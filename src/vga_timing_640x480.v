==> flow/design.v <==
module vga_timing_640x480(
    input  wire clk, input wire reset,
    output reg  [9:0] x,
    output reg  [9:0] y,
    output wire       hs,     
    output wire       vs,     
    output wire       blank_n 
);
    localparam H_VISIBLE=640, H_FRONT=16, H_SYNC=96, H_BACK=48, H_TOTAL=800;
    localparam V_VISIBLE=480, V_FRONT=10, V_SYNC=2,  V_BACK=33, V_TOTAL=525;
    reg [9:0] hc, vc;
    always @(posedge clk or posedge reset) begin
        if (reset) begin hc<=0; vc<=0; x<=0; y<=0; end
        else begin
            if (hc==H_TOTAL-1) begin hc<=0; vc <= (vc==V_TOTAL-1)? 10'd0 : vc+10'd1; end
            else hc <= hc + 10'd1;
            if (hc < H_VISIBLE) x <= hc; else x <= 10'd0;
            if (vc < V_VISIBLE) y <= vc; else y <= 10'd0;
        end
    end
    assign hs = ~((hc >= H_VISIBLE+H_FRONT) && (hc < H_VISIBLE+H_FRONT+H_SYNC));
    assign vs = ~((vc >= V_VISIBLE+V_FRONT) && (vc < V_VISIBLE+V_FRONT+V_SYNC));
    assign blank_n = (hc < H_VISIBLE) && (vc < V_VISIBLE);
endmodule
-- Reports on vga_timing_640x480
Tool output for the design above, in the order of the flow.
Lines are those of the file above, counted from 1.
Cell names lack the library's common part.
The mark -- stands for no value.
- top: vga_timing_640x480
- clock: clk
- library: sky130hd
- library corner: tt_025C_1v80

-- Word level
Source: Yosys, flattened and elaborated, memories not mapped. Widths are those after wreduce; folded enables and synchronous resets count as part of the registers. Registers that Yosys merges into a memory's read port (data or address) are not register bits. Print and check cells do not count. Equal cells are merged and count once.
- bits in registers: 40
- bits of input ports: 2
- output and inout bits: 23
- cells after elaboration at 23
- $add $sub $neg at 2
- noted $lt $le $gt $ge: 6
- noted eq/ne operators: 2
- mux-type cells: 4
- bitwise operators: 2
- reduce/logical cells at 3
- operator list (cell ; count):
    2-to-1 mux 10 bit ; 4
    adder 10 x 1 -> 10 bit (second input constant) ; 2
    < comparator 10 bit (second input constant) ; 2
    == test 10 bit (second input constant) ; 2
    < comparator 10 x 9 -> 1 bit (second input constant) ; 2
    >= comparator 10 bit (second input constant) ; 1
    >= comparator 10 x 9 -> 1 bit (second input constant) ; 1
    logical AND 1 bit ; 3
    NOT 1 bit ; 2

-- Depth
Longest topological path by Yosys (ltp), each cell counted once; first at word level (registers and memories cut), then after technology mapping (sequential cells cut; the memories' decode and read muxes count).
- depth in word-level cells at 3
- ABC_AREA at 0
- noted depth in mapped cells: 6
- depth with buffers taken out: 6

-- Synthesis result
Yosys stat after the flow's synthesis: flattened, memories mapped to cells. It holds for the ABC_AREA given above (unset counts as 0); a run with the other value may have another netlist.
The area totals of this step are shown rounded.
- mapped cells: 149
- chip area (Yosys) at 1670 um2
- noted mapped flip-flops: 40
- buffers at 0
- cells by type (type ; count):
    dfrtp_1 ; 40
    and2_1 ; 14
    ha_1 ; 5
    xnor2_1 ; 7
    nand3_1 ; 11
    xor2_1 ; 6
    nor2_1 ; 13
    inv_1 ; 10
    nor3_1 ; 7
    nand4_1 ; 4
    nor4_1 ; 4
    o21ai_0 ; 5
    nand2_1 ; 5
    nor2b_1 ; 3
    nor4b_1 ; 2
    or3_2 ; 2
    or3_4 ; 1
    or4_4 ; 1
Other cell types: 9; their cells: 9.

-- Timing after synthesis
OpenSTA on the mapped netlist: ideal clock, no wires. The path of least setup slack (recovery checks aside). Input and output delay are each 20% of the period. Register names are those of the netlist, which keeps one name where synthesis merged equal registers.
- kind: register to register
- from: register hc[0]
- to: register vc[4]
- period: 2.75 ns
- noted library setup time: 0.077 ns
- time at the first pin at 0.000 ns
- noted data arrival time: 1.798 ns
- setup slack: 0.875 ns
- noted delay of the path: 1.875 ns
- noted stages on the path: 6
- buffers on the path: 0
- synthesis period reached: 1.875 ns
"delay of the path" = arrival - input delay + setup time.
"stages on the path" counts driving pins, that of a launching flip-flop among them; a cell with two outputs on the path counts twice.
"synthesis period reached" = period - worst setup slack (recovery checks aside). The figure is calculated, with input and output delays left at 20% of the set period.
Between the ends stands the longest chain of elaborated cells between them, by number of cells; it is not shown to be the way that was timed. Of several equally long chains one is given.
Each line given opens the expression or statement behind the cell; cells for indexed reads and writes are added by Yosys, which also makes memories of some case tables.
A register here has more assigning lines than the two given.
- cell sequence: dfrtp_1 > ha_1 > nand4_1 > or4_4 > or3_1 > a21oi_1
- length of the longest elaborated chain: 1
- ends and longest elaborated chain, after synthesis (what ; RTL line ; RTL):
    from (decl) ; 11 ; reg [9:0] hc, vc;
    from (assign) ; 13 ; if (reset) begin hc<=0; vc<=0; x<=0; y<=0; end
    from (assign) ; 16 ; else hc <= hc + 10'd1;
    == test 10 bit ; 15 ; if (hc==H_TOTAL-1) begin hc<=0; vc <= (vc==V_TOTAL-1)? 10'd0 : vc+10'd1; end
    to (assign) ; 13 ;
    to (assign) ; 15 ;
    to (decl) ; 11 ;

-- Timing after layout
Path of least setup slack in the final report of stored run 1 (OpenROAD, finished layout, wires in). Where an end is a register, its clock arrival counts in the times.
- kind: register to register
- from: register hc[7]
- to: register vc[4]
- period: 1.78 ns
- noted library setup time: 0.06 ns
- time at the first pin at 0.28 ns
- noted data arrival time: 2.11 ns
- setup slack: -0.11 ns
- noted stages on the path: 5
- buffers on the path: 0
Between the ends stands the longest chain of elaborated cells between them, by number of cells; it is not shown to be the way that was timed. Of several equally long chains one is given.
A register here has more assigning lines than the two given.
- cell sequence: dfrtp_1 > or3_4 > or4_4 > or3_4 > a21oi_2
- length of the longest elaborated chain: 1
- ends and longest elaborated chain, after layout (what ; RTL line ; RTL):
    from (decl) ; 11 ; reg [9:0] hc, vc;
    from (assign) ; 13 ; if (reset) begin hc<=0; vc<=0; x<=0; y<=0; end
    from (assign) ; 16 ; else hc <= hc + 10'd1;
    == test 10 bit ; 15 ; if (hc==H_TOTAL-1) begin hc<=0; vc <= (vc==V_TOTAL-1)? 10'd0 : vc+10'd1; end
    to (assign) ; 13 ;
    to (assign) ; 15 ;
    to (decl) ; 11 ;

Settings and measured results of 2 stored flow runs for module vga_timing_640x480 (sky130hd), not sorted in any way. The constraints put input and output delay at 20% of the set period each and load the outputs with 0.01 pF.
"period reached" = clock period - worst setup slack. The figure is calculated, with input and output delays left at 20% of the set period.
"time used up by the worst setup path": the worst setup path's part of the clock period (all of it between registers, 20% less for each end at a port) less its slack. A launch clock that arrives late makes it longer, a capture clock that arrives late makes it shorter.
By "power consumption" is meant OpenSTA's value without simulated activity: inputs other than the clock are taken to toggle once in ten clock periods, and the tool carries that through the logic.
The measured numbers are rounded.

Stored run 1
Settings were period_ns = 1.78; CORE_UTILIZATION = 47; SETUP_SLACK_MARGIN = 0.42; PLACE_DENSITY = 0.77; CORE_ASPECT_RATIO = 1.26; CORE_MARGIN = 9; CELL_PAD_IN_SITES_DETAIL_PLACEMENT = 0; TNS_END_PERCENT = 35; GPL_ROUTABILITY_DRIVEN = 1; CTS_CLUSTER_SIZE = 36; CTS_CLUSTER_DIAMETER = 185; CAP_MARGIN = 5; SLEW_MARGIN = 10
- noted the time used up by the worst setup path: 1.89 ns
- worst path kind: register to register
- period reached: 1.890 ns
- setup total negative slack at -0.319 ns
- die outline area: 6030 um2
- final utilization at 74.5 %
- noted the area of the synthesized netlist: 1670 um2
- noted the standard-cell area after layout: 2440 um2
- noted the worst slack on setup checks: -0.110 ns
- power consumption: 1.52 mW

Stored run 2
Settings were period_ns = 2.03; CORE_UTILIZATION = 65; SETUP_SLACK_MARGIN = 0.37; PLACE_DENSITY = 0.39; HOLD_SLACK_MARGIN = -0.09; CORE_MARGIN = 5; CELL_PAD_IN_SITES_GLOBAL_PLACEMENT = 1; TNS_END_PERCENT = 45; GPL_TIMING_DRIVEN = 0; CAP_MARGIN = 20; SLEW_MARGIN = 20
- did not finish, placement stopped with GPL-0301
